==> flow/design.v <==
module AccessControl(P,V,Allow,Clk,Rst);
 input P,V,Clk,Rst;
 output Allow;
 reg Allow;
 reg Flag;
 reg [2:0]State;
 parameter INIT=0,B1=1,B2=2,B3=3,B4=4,B5=5,VALID=6;
always@(posedge Clk)
 begin
  if(Rst==1)
  begin
   case(State)
    INIT:
     begin
    Allow<=1'b0;
     if(V==1)     
      begin
       Flag<=0;
       if(P!=1)
        begin
         Flag<=1'b1;
        end
       State<=B1;
      end
     else
      begin
       State<=INIT;
      end  
    end
   B1:
    begin
      if(V==1)
       begin
        if(P!=1)
         begin
         Flag<=1'b1;
         end
        State<=B2;
       end
       else
     begin
     State<=B1;
     end
    end
  B2:
   begin
    if(V==1)
     begin
      if(P!=1)
       begin
        Flag<=1'b1;
       end
       State<=B3;
      end
      else
       begin
       State<=B2;
       end
    end
  B3:
   begin
     if(V==1)
      begin
      if(P!=1)
       begin
        Flag<=1'b1;
       end
      State<=B4;
     end
    else
    begin
     State<=B3;
     end
    end
  B4:
   begin
     if(V==1)
      begin
      if(P!=1)
        begin
         Flag<=1'b1;
        end
      State<=B5;
      end
      else
       begin
        State<=B4;
       end
   end   
   B5:
    begin
     if(V==1)
      begin
       if(P!=1)
        begin
        Flag<=1'b1;
        end
       State<=VALID;
      end 
      else
       begin
        State<=B5;
       end
    end
   VALID:
    begin
     if(Flag==0)
      begin
       Allow<=1'b1;
      end
     else
      begin
       Allow<=1'b0; 
      end
      State<=VALID;
    end
   endcase
 end
 else
  if(Rst==0)
   begin
   State<=INIT;
   end
   else
  begin
   Allow<=1'b0;
   Flag<=1'b0;
   end
end
endmodule
module Adder(P1,P2,Allow,S);
 input [3:0]P1,P2;
 input Allow;
 output [3:0]S;
 reg [3:0]S;
always@(P1,P2,Allow)
  begin
   if (Allow==1)
    begin
     S=P1+P2;
    end
   else
    begin
     S=4'b0;
    end
   end
endmodule
module ButtonShaper(Bin,Bout,Clk,Rst);
  input Bin;
  input Clk,Rst;
  output Bout;
   reg Bout;
  reg [1:0]State;
  parameter INIT=0,WAIT=1;
  always @(posedge Clk)
   begin
   if (Rst==1)
    begin
    case(State)
     INIT:
       begin
	  Bout<=1'b0;
        if(Bin==0)
         begin
          Bout<=1'b1;
         State<=WAIT;
         end
        else
          begin
           State<=INIT;
         end
       end
    WAIT:
      begin
         Bout<=1'b0;
        if(Bin==1)
         begin
           State<=INIT;
          end
         else
         begin
          State<=WAIT;
         end
      end
   default:
      begin
     Bout<=1'b0; 
        begin
        State<=INIT;
        end
      end
   endcase
   end
 else
  begin
   if(Rst==0)
    begin
    Bout<=1'b0;
    State<=INIT;
    end
   end
  end
endmodule
module Checker(A,B,Start,W,Clk,Rst);
input [3:0] A,B;
input Clk,Rst,Start;
output [3:0] W;
reg [3:0] W;
reg [2:0]State;
parameter INIT=0,WINNER=1,AWINS=2,BWINS=3,DRAW=4,WAIT=5;
always@(posedge Clk)
 begin
 if (Rst==1)
  begin
  case(State)
 INIT:
  begin
    if(Start==1)
     begin
      State<=WINNER;
     end
     else
      begin
       State<=INIT;
      end
  end
 WINNER:
  begin  
   if (A==4'b 1111&&B!=4'b1111)
     begin
      State<=AWINS;
      end
   if (B==4'b 1111&&A!=4'b1111)
     begin
       State<=BWINS;
      end
   if (A==4'b 1111&&B==4'b1111)
     begin
       State<=DRAW;
     end
  end
 AWINS:
  begin
   W<=4'b1010;
   State<=WAIT;
  end
 BWINS:
  begin
   W<=4'b1000;
   State<=WAIT;
  end
 DRAW:
  begin
   W<=4'b1101;
   State<=WAIT;
  end
 WAIT:
  begin
   if(Start==0)
    begin
     State<=INIT;
    end
   else
    begin
     State<=WAIT;
     end
   end
  default:begin
    State<=INIT;
    end
  endcase
 end
 else
  if (Rst==0)
    begin
     W<= 4'b 0000;
    end
 end
endmodule
module CounterA(In,Out,Clk,Rst);
input [3:0]In;
input Clk,Rst;
output [3:0]Out;
reg [3:0]Out;
always @(posedge Clk)
 begin
  if (Rst==0)
   begin
    Out<=4'b0000;
    end
   else
    begin
     if (In==4'b1010)
      begin
       Out<=Out+4'b0001;
      end 
     end
   end
endmodule
module CounterB(In,Out,Clk,Rst);
input [3:0]In;
input Clk,Rst;
output [3:0]Out;
reg [3:0]Out;
always @(posedge Clk)
 begin
  if (Rst==0)
   begin
    Out<=4'b0000;
    end
   else
    begin
     if (In==4'b1000)
      begin
       Out<=Out+4'b0001;
      end 
     end
   end
endmodule
module Gamewinner(Stop,CounterA_out,CounterB_out,WinA,WinB,Winner,Clk,Rst);
input [3:0]CounterA_out,CounterB_out;
input Rst,Clk,Stop;
output WinA,WinB;
output [3:0]Winner;
reg WinA,WinB;
reg [3:0] Winner;
reg [1:0]State;
parameter TIMMER=1,COUNTER=2;
always@(posedge Clk)
 begin
 if (Rst==0)
  begin
   WinA<=0;
   WinB<=0;
   Winner<=4'b0000;
  end
 else
  begin 
  case(State)
    TIMMER:begin
     if (Stop==1)
      begin
       if (CounterA_out>CounterB_out)
        begin
         WinA<=1;
         Winner<=4'b1010;
         end
        else
          begin
           if (CounterA_out<CounterB_out)
            begin
             WinB<=1;
             Winner<=4'b1000;
            end
             else
   	      begin
               WinA<=1;
               WinB<=1;
               Winner<=4'b1101;
	      end
             end
          end
       end
     COUNTER:begin	 
      if (Stop==0)
       begin
        if (CounterA_out==4'b1111)
         begin
          WinA<=1;
          Winner<=4'b1010;
         end
        end
          else
           begin
            if (CounterB_out==4'b1111)
             begin
              WinA<=1;
              Winner<=4'b1010;
             end
          end
         end
        default:begin
         WinA<=0;
         WinB<=0;
         Winner<=4'b0000;
         end
     endcase
   end
 end 
endmodule 
module LFSReg(Clk,Rst,Q);
  input Clk,Rst;
  output [15:0] Q;
  reg [15:0] LFSR;
  wire feedback = LFSR[15];
  always @(posedge Clk)
  begin
    if(Rst==0)
     begin
    LFSR = 16'b 1111111111111111;
     end
    else
     begin
    LFSR[0] <= feedback;
    LFSR[1] <= LFSR[0];
    LFSR[2] <= LFSR[1] ^ feedback;
    LFSR[3] <= LFSR[2] ^ feedback;
    LFSR[4] <= LFSR[3];
    LFSR[5] <= LFSR[4] ^ feedback;
    LFSR[6] <= LFSR[5];
    LFSR[7] <= LFSR[6];
    LFSR[8] <= LFSR[7];
    LFSR[9] <= LFSR[8];
    LFSR[10] <= LFSR[9];
    LFSR[11] <= LFSR[10];
    LFSR[12] <= LFSR[11];
    LFSR[13] <= LFSR[12];
    LFSR[14] <= LFSR[13];
    LFSR[15] <= LFSR[14];
     end
  end
  assign Q = LFSR;
endmodule
module LoadReg(Input,Output,Allow,Access,Clk,Rst);
 input[3:0]Input;
 input Allow,Access,Clk,Rst;
 output [3:0]Output;
 reg [3:0]Output;
 reg X;
 always@(posedge Clk)
  begin
   if (Rst==0)
    begin
    Output=4'b0;
    end
  else
   begin
    if (Allow==1)
     begin
     if (Access==1) 
       begin
        Output<=Input;
       end
      end
      else
       begin
        Output=4'b0;
       end
   end
 end
endmodule
module LoadRegister(Input,Output,Allow,Access,Clk,Rst);
 input[3:0]Input;
 input Allow,Access,Clk,Rst;
 output [3:0]Output;
 reg [3:0]Output;
 always@(posedge Clk)
  begin
   if (Rst==0)
    begin
    Output=4'b0;
    end
  else
    if (Access==1&&Allow==1)
     begin
     Output<=Input;
     end
   end
endmodule
module RanNumGen(Allow,Access,Clk,Rst,Output);
input Allow,Access,Clk,Rst;
output [3:0] Output;
wire [15:0]Q;
wire Bout;
LFSReg LFSReg1(Clk,Rst,Q);
LoadRegister LoadRegLFSR({Q[14],Q[12],Q[4],Q[2]},Output,Allow,Bout,Clk,Rst);
ButtonShaper ButtonShaper1(Access,Bout,Clk,Rst);
endmodule
module Sevenseg(Segin,Segout);
 input [3:0]Segin;
 output [6:0]Segout;
 reg [6:0]Segout;
always@(Segin)
 begin
  case(Segin)
    4'b0000:
      begin
       Segout=7'b1000000;
      end
    4'b0001:
      begin
       Segout=7'b1111001;
      end
    4'b0010:
      begin
       Segout=7'b0100100;
      end
    4'b0011:
      begin
       Segout=7'b0110000;
      end
    4'b0100:
      begin
       Segout=7'b0011001;
      end
    4'b0101:
      begin
       Segout=7'b0010010;
      end
    4'b0110:
      begin
       Segout=7'b0000010;
      end
    4'b0111:
      begin
       Segout=7'b1111000;
      end
    4'b1000:
      begin
       Segout=7'b0000000;
      end
    4'b1001:
      begin
       Segout=7'b0010000;
      end
    4'b1010:
      begin
       Segout=7'b0001000;
      end
    4'b1011:
      begin
       Segout=7'b0000011;
      end
    4'b1100:
      begin
       Segout=7'b1000110;
      end
    4'b1101:
      begin
       Segout=7'b0100001;
      end
    4'b1110:
      begin
       Segout=7'b0000110;
      end
    4'b1111:
      begin
       Segout=7'b0001110;
      end
    default:
      begin
       Segout=7'b1111111;
      end
    endcase
  end
endmodule
module Topmodule_Duplicate(Start,Stop,PA,AcsPA,PB,AcsPB,Pas,AcsPas,AcsRNG,Clk,Rst,WinA,WinB,SegoutCA,SegoutCB,SegoutRNG,SegoutWinner,SegoutPA,SegoutPB);
input Start,Stop,AcsRNG,AcsPA,AcsPB,Pas,AcsPas,Clk,Rst;
input [3:0]PA,PB;
output [6:0]SegoutCA,SegoutCB,SegoutRNG,SegoutWinner,SegoutPA,SegoutPB;
output WinA,WinB;
wire [3:0]OutRNG,OutLRA,OutLRB,SumA,SumB,W,CA_out,CB_out,Winner;
wire Allow,AcsPasout;
RanNumGen RanNumGen_1(Allow,AcsRNG,Clk,Rst,OutRNG);
LoadReg LoadReg_A(PA,OutLRA,Allow,AcsPA,Clk,Rst);
LoadReg LoadReg_B(PB,OutLRB,Allow,AcsPB,Clk,Rst);
Adder Adder_A(OutLRA,OutRNG,Allow,SumA);
Adder Adder_B(OutLRB,OutRNG,Allow,SumB);
Checker Checker_1(SumA,SumB,Start,W,Clk,Rst);
ButtonShaper AccesssPas(AcsPas,AcsPasout,Clk,Rst);
AccessControl AccessControl_1(Pas,AcsPasout,Allow,Clk,Rst);
CounterA CounterA_1(W,CA_out,Clk,Rst);
CounterB CounterB_1(W,CB_out,Clk,Rst);
Gamewinner Gamewinner_1(Stop,CA_out,CB_out,WinA,WinB,Winner,Clk,Rst);
Sevenseg Sevense_A(SumA,SegoutPA);
Sevenseg Sevense_B(SumB,SegoutPB);
Sevenseg Sevense_CA(CA_out,SegoutCA);
Sevenseg Sevense_CB(CB_out,SegoutCB);
Sevenseg Sevense_RNG(OutRNG,SegoutRNG);
Sevenseg Sevense_Winner(Winner,SegoutWinner);
endmodule
### Step by step through the tools: Topmodule_Duplicate

The steps from the RTL of Topmodule_Duplicate to its reports follow in flow order.
Line numbers count from 1 in the design file above.
Operators carry their Yosys type and port widths (W data, S select, Z words).
Library cell names are shortened.
A cell with n/a has no value.

| design | value |
|---|---|
| top | Topmodule_Duplicate |
| clock input | Clk |
| library | sky130hd |
| corner | tt_025C_1v80 |

### Word level

Counts by Yosys on the flattened word-level netlist (proc, flatten, opt, wreduce; memories kept). Print and check cells are left out.
Memory sizes are those after Yosys's memory passes, which may raise the word count (mostly to a power of two), join words into wider ones and drop unused or constant bits.

| storage and ports | value |
|---|---|
| bits in registers | 60 |
| memory bits (read-only) | 672 |
| clocked read ports x word width | 28 |
| memories | 6 |
| output and inout port bits | 44 |
| cells after elaboration | 147 |

| cells by class | value |
|---|---|
| add/subtract/negate cells | 4 |
| magnitude comparators | 2 |
| eq/ne operators | 34 |
| mux-type cells | 54 |
| bitwise gates (word level) | 4 |
| reduce/logical cells | 25 |

Memory list:

| memory | depth | width | read ports | wr ports | RTL line | text |
|---|---|---|---|---|---|---|
| (no name shown) | 16 | 7 | 1 | 0 | 485 | `case(Segin)` |
| (no name shown) | 16 | 7 | 1 | 0 | 485 |  |
| (no name shown) | 16 | 7 | 1 | 0 | 485 |  |
| (no name shown) | 16 | 7 | 1 | 0 | 485 |  |
| (no name shown) | 16 | 7 | 1 | 0 | 485 |  |
| (no name shown) | 16 | 7 | 1 | 0 | 485 |  |

Operators by type and width:

| kind | number |
|---|---|
| $mux W4 | 15 |
| $eq A4 B4 Y1 const B | 6 |
| $mux W1 | 23 |
| $pmux W3 S7 | 1 |
| $mux W3 | 6 |
| $eq A3 B3 Y1 const B | 5 |
| $reduce_and A2 Y1 | 7 |
| $eq A3 B2 Y1 const B | 4 |
| $ne A3 B2 Y1 const B | 4 |
| $pmux W4 S3 | 1 |
| $pmux W3 S4 | 1 |
| $add A4 B1 Y4 const B | 2 |
| $ne A4 B1 Y1 const B | 2 |
| $add A4 B4 Y4 | 2 |
| $ne A4 B4 Y1 const B | 2 |
| $ne A8 B1 Y1 const B | 1 |
| $pmux W4 S2 | 1 |
| $pmux W1 S2 | 4 |
| $eq A2 B1 Y1 const B | 3 |
| $ne A2 B2 Y1 const B | 3 |
| $eq A3 B1 Y1 const B | 2 |
| $logic_not A3 Y1 | 2 |
| $reduce_and A3 Y1 | 2 |
| $reduce_bool A6 Y1 | 1 |
| $reduce_and A5 Y1 | 1 |
| $reduce_or A5 Y1 | 1 |
| $logic_and A1 B1 Y1 | 4 |
| $logic_not A2 Y1 | 2 |

Other operator kinds: 11; their cells: 15.

### Logic depth

Longest topological path by Yosys (ltp), each cell counted once; first at word level (registers and memories cut), then after technology mapping (sequential cells cut; the memories' decode and read muxes count).

| depth | value |
|---|---|
| depth after elaboration | 8 |
| ABC_AREA | 0 |
| gate-level depth with buffers | 10 |
| mapped depth without buffers | 10 |

### Synthesis result

Source: synth_stat.txt of the flow (Yosys; design flattened, memories mapped). It holds for the ABC_AREA given above (unset counts as 0); a run with the other value may have another netlist.
The area totals of this step are shown rounded.

Cell types:

| type | number | total area (sq um) |
|---|---|---|
| dfxtp_1 | 76 | 1.52E+03 |
| ha_1 | 43 | 538.016 |
| mux2i_1 | 29 | 290.278 |
| nor2_1 | 40 | 150.144 |
| nand2_1 | 37 | 138.883 |
| inv_1 | 34 | 127.622 |
| nand2b_1 | 19 | 118.864 |
| buf_4 | 13 | 97.594 |
| o21ai_0 | 16 | 80.077 |
| xor2_1 | 9 | 78.826 |
| a21oi_1 | 13 | 65.062 |
| edfxtp_1 | 2 | 60.058 |
| o22ai_1 | 9 | 56.304 |
| xnor2_1 | 6 | 52.55 |
| nand3_1 | 10 | 50.048 |
| fa_1 | 2 | 40.038 |
| buf_2 | 7 | 35.034 |
| o2bb2ai_1 | 4 | 35.034 |

Not listed: further types 35, cells in them 68.

| synthesis totals | value |
|---|---|
| standard cells after synthesis | 437 |
| synthesis area | 0.00402 sq mm |
| sequential part of the area | 0.00158 sq mm |
| flip-flops | 78 |

By module: a second synthesis without flattening, with its own total; a netlist apart from the flattened one above.

| unflattened totals | value |
|---|---|
| cells (unflattened synthesis) | 423 |
| area (unflattened synthesis) | 0.00408 sq mm |

Rows give one instance, submodules left out.

Modules:

| module | instances | cells | area (sq mm) |
|---|---|---|---|
| Sevenseg | 6 | 32 | 0.000275 |
| LFSReg | 1 | 37 | 0.000463 |
| AccessControl | 1 | 33 | 0.000367 |
| Checker | 1 | 34 | 0.000349 |
| LoadReg | 2 | 14 | 0.000144 |
| Adder | 2 | 15 | 0.000126 |
| CounterB | 1 | 18 | 0.000198 |
| CounterA | 1 | 18 | 0.000186 |
| LoadRegister | 1 | 18 | 0.000169 |
| ButtonShaper | 2 | 4 | 0.0000551 |
| Gamewinner | 1 | 7 | 0.0000488 |
| RanNumGen | 1 | 0 | 0 |
| Topmodule_Duplicate | 1 | 0 | 0 |

### Timing after synthesis

Source: OpenSTA report_checks on the synthesized netlist (no wires, ideal clock, input and output delay 20% of the period each), path of least setup slack; recovery checks are left aside. Register names are those of the netlist, which keeps one name where synthesis merged equal registers.

| timing post-synthesis | value |
|---|---|
| path kind | register to output |
| start point | reg RanNumGen_1.LoadRegLFSR.Output[0] |
| end point | out SegoutPB[0] |
| clock period | 2,890 ps |
| output delay | 578 ps |
| launch time at the first pin | 0 ps |
| data arrival time | 2,047 ps |
| setup slack | 265 ps |
| path delay | 2,047 ps |
| driving pins on the path | 9 |
| synthesis period reached | 2,625 ps |

"path delay" is the arrival time less input delay plus setup time.
At an output port there is no setup time.
"driving pins on the path" counts driving pins, that of a launching flip-flop among them; a cell with two outputs on the path counts twice.
"synthesis period reached" is the clock period less the worst setup slack; recovery checks do not enter. This is arithmetic on one report: input and output delays are still those of the set period (20% each).
The rows between start and end are the longest chain of elaborated cells between them; the timing report does not say that the signal goes this way. Where chains are equally long, one stands for them.
A line is the first line of the expression or statement that the cell stems from. Yosys adds cells for indexed reads and writes and turns some case tables into memories.
A memory read counts as a cell of the chain, while the word-level depth stops at memories.

| between the ends, post-synthesis | value |
|---|---|
| cell sequence | dfxtp_1 ha_1 fa_1 and2_1 inv_1 ha_1 nand2_1 mux2i_1 a311o_1 |
| length of the longest elaborated chain | 3 |
| elaborated cells between the ends (all ways) | 3 |
| RTL lines with such cells | 3 |
| classes of those cells | add/sub (1); mux (1); memory (1) |

Ends and longest elaborated chain, post-synthesis:

| element | RTL line | text |
|---|---|---|
| start: declaration | 455 | `output [3:0]Output;` |
| start: assignment | 461 | `Output=4'b0;` |
| start: assignment | 466 | `Output<=Input;` |
| $add A4 B4 Y4 | 140 | `S=P1+P2;` |
| $mux W4 | 138 | `if (Allow==1)` |
| $mem_v2 Z16 W7 | 485 | `case(Segin)` |
| end: declaration | 560 | `output [6:0]SegoutCA,SegoutCB,SegoutRNG,SegoutWinner,SegoutPA,SegoutPB;` |

### Path in the finished layout

From the final timing report of record 1: the path of least setup slack in the routed layout; clock arrival at registers is part of the times.
The path's times are printed in steps of 10 ps; the period is the one set.

| timing post-layout | value |
|---|---|
| path kind | register to output |
| start point | reg RanNumGen_1.LoadRegLFSR.Output[0] |
| end point | out SegoutPB[0] |
| clock period | 1,860 ps |
| output delay | 370 ps |
| launch time at the first pin | 330 ps |
| data arrival time | 2,310 ps |
| setup slack | -830 ps |
| driving pins on the path | 10 |

The rows between start and end are the longest chain of elaborated cells between them; the timing report does not say that the signal goes this way. Where chains are equally long, one stands for them.
A memory read counts as a cell of the chain, while the word-level depth stops at memories.

| between the ends, post-layout | value |
|---|---|
| cell sequence | dfxtp_4 ha_4 fa_1 and2_4 inv_6 ha_4 inv_2 nor3_2 a311o_1 buf_2 |
| length of the longest elaborated chain | 3 |
| elaborated cells between the ends (all ways) | 3 |
| RTL lines with such cells | 3 |
| classes of those cells | add/sub (1); mux (1); memory (1) |

Ends and longest elaborated chain, post-layout:

| element | RTL line | text |
|---|---|---|
| start: declaration | 455 | `output [3:0]Output;` |
| start: assignment | 461 | `Output=4'b0;` |
| start: assignment | 466 | `Output<=Input;` |
| $add A4 B4 Y4 | 140 | `S=P1+P2;` |
| $mux W4 | 138 | `if (Allow==1)` |
| $mem_v2 Z16 W7 | 485 | `case(Segin)` |
| end: declaration | 560 | `output [6:0]SegoutCA,SegoutCB,SegoutRNG,SegoutWinner,SegoutPA,SegoutPB;` |

# Flow runs of Topmodule_Duplicate

Measured results for Topmodule_Duplicate: 2 stored runs of the Yosys and OpenROAD flow on sky130hd. The settings differ; the order carries no meaning. The constraints put input and output delay at 20% of the set period each and load the outputs with 0.01 pF.
"clock period reached" means the clock period less the worst setup slack. The figure is calculated, with input and output delays left at 20% of the set period.
"time on the worst setup path" = time allowed to the worst setup path (clock period - input delay - output delay, where it has them) - its slack; a late launch clock adds to it, a late capture clock takes from it.
"power consumption": no workload was simulated; the value follows from the tool's default switching activity.
"time on the worst setup path" is known to 10 ps.
The results are shown rounded.
Among the settings, -- means not set for that run.

| run name | period_ns | CORE_UTILIZATION | SETUP_SLACK_MARGIN | PLACE_DENSITY_LB_ADDON | HOLD_SLACK_MARGIN | CORE_ASPECT_RATIO | CORE_MARGIN | CELL_PAD_IN_SITES_GLOBAL_PLACEMENT | CELL_PAD_IN_SITES_DETAIL_PLACEMENT | ABC_AREA | GPL_TIMING_DRIVEN | GPL_ROUTABILITY_DRIVEN | MAX_ROUTING_LAYER | CAP_MARGIN | SLEW_MARGIN | standard-cell area after layout (sq mm) | final design utilization (%) | post-synthesis cell area (sq mm) | clock period reached (ps) | time on the worst setup path (ps) | worst setup path type | total negative setup slack (ps) | power consumption (uW) | smallest setup slack (ps) | die outline area (sq mm) | post-route worst hold slack (ps) |
|---|---|---|---|---|---|---|---|---|---|---|---|---|---|---|---|---|---|---|---|---|---|---|---|---|---|---|
| record 1 | 1.86 | 31 | -0.15 | 0.28 | 0.24 | 0.74 | 8 | 0 | 0 | 0 | 0 | 0 | met5 | 20 | 20 | 0.00563 | 44.8 | 0.00402 | 2,686 | 2,310 | register to output | -12,000 | 3,940 | -826 | 0.0169 | 410 |
| record 2 | 2.67 | 40 | -- | -- | -- | -- | 2 | -- | -- | -- | -- | -- | -- | 20 | 20 | 0.00546 | 55.9 | 0.00402 | 2,845 | 2,310 | register to output | -1,210 | 2,390 | -175 | 0.0109 | 406 |
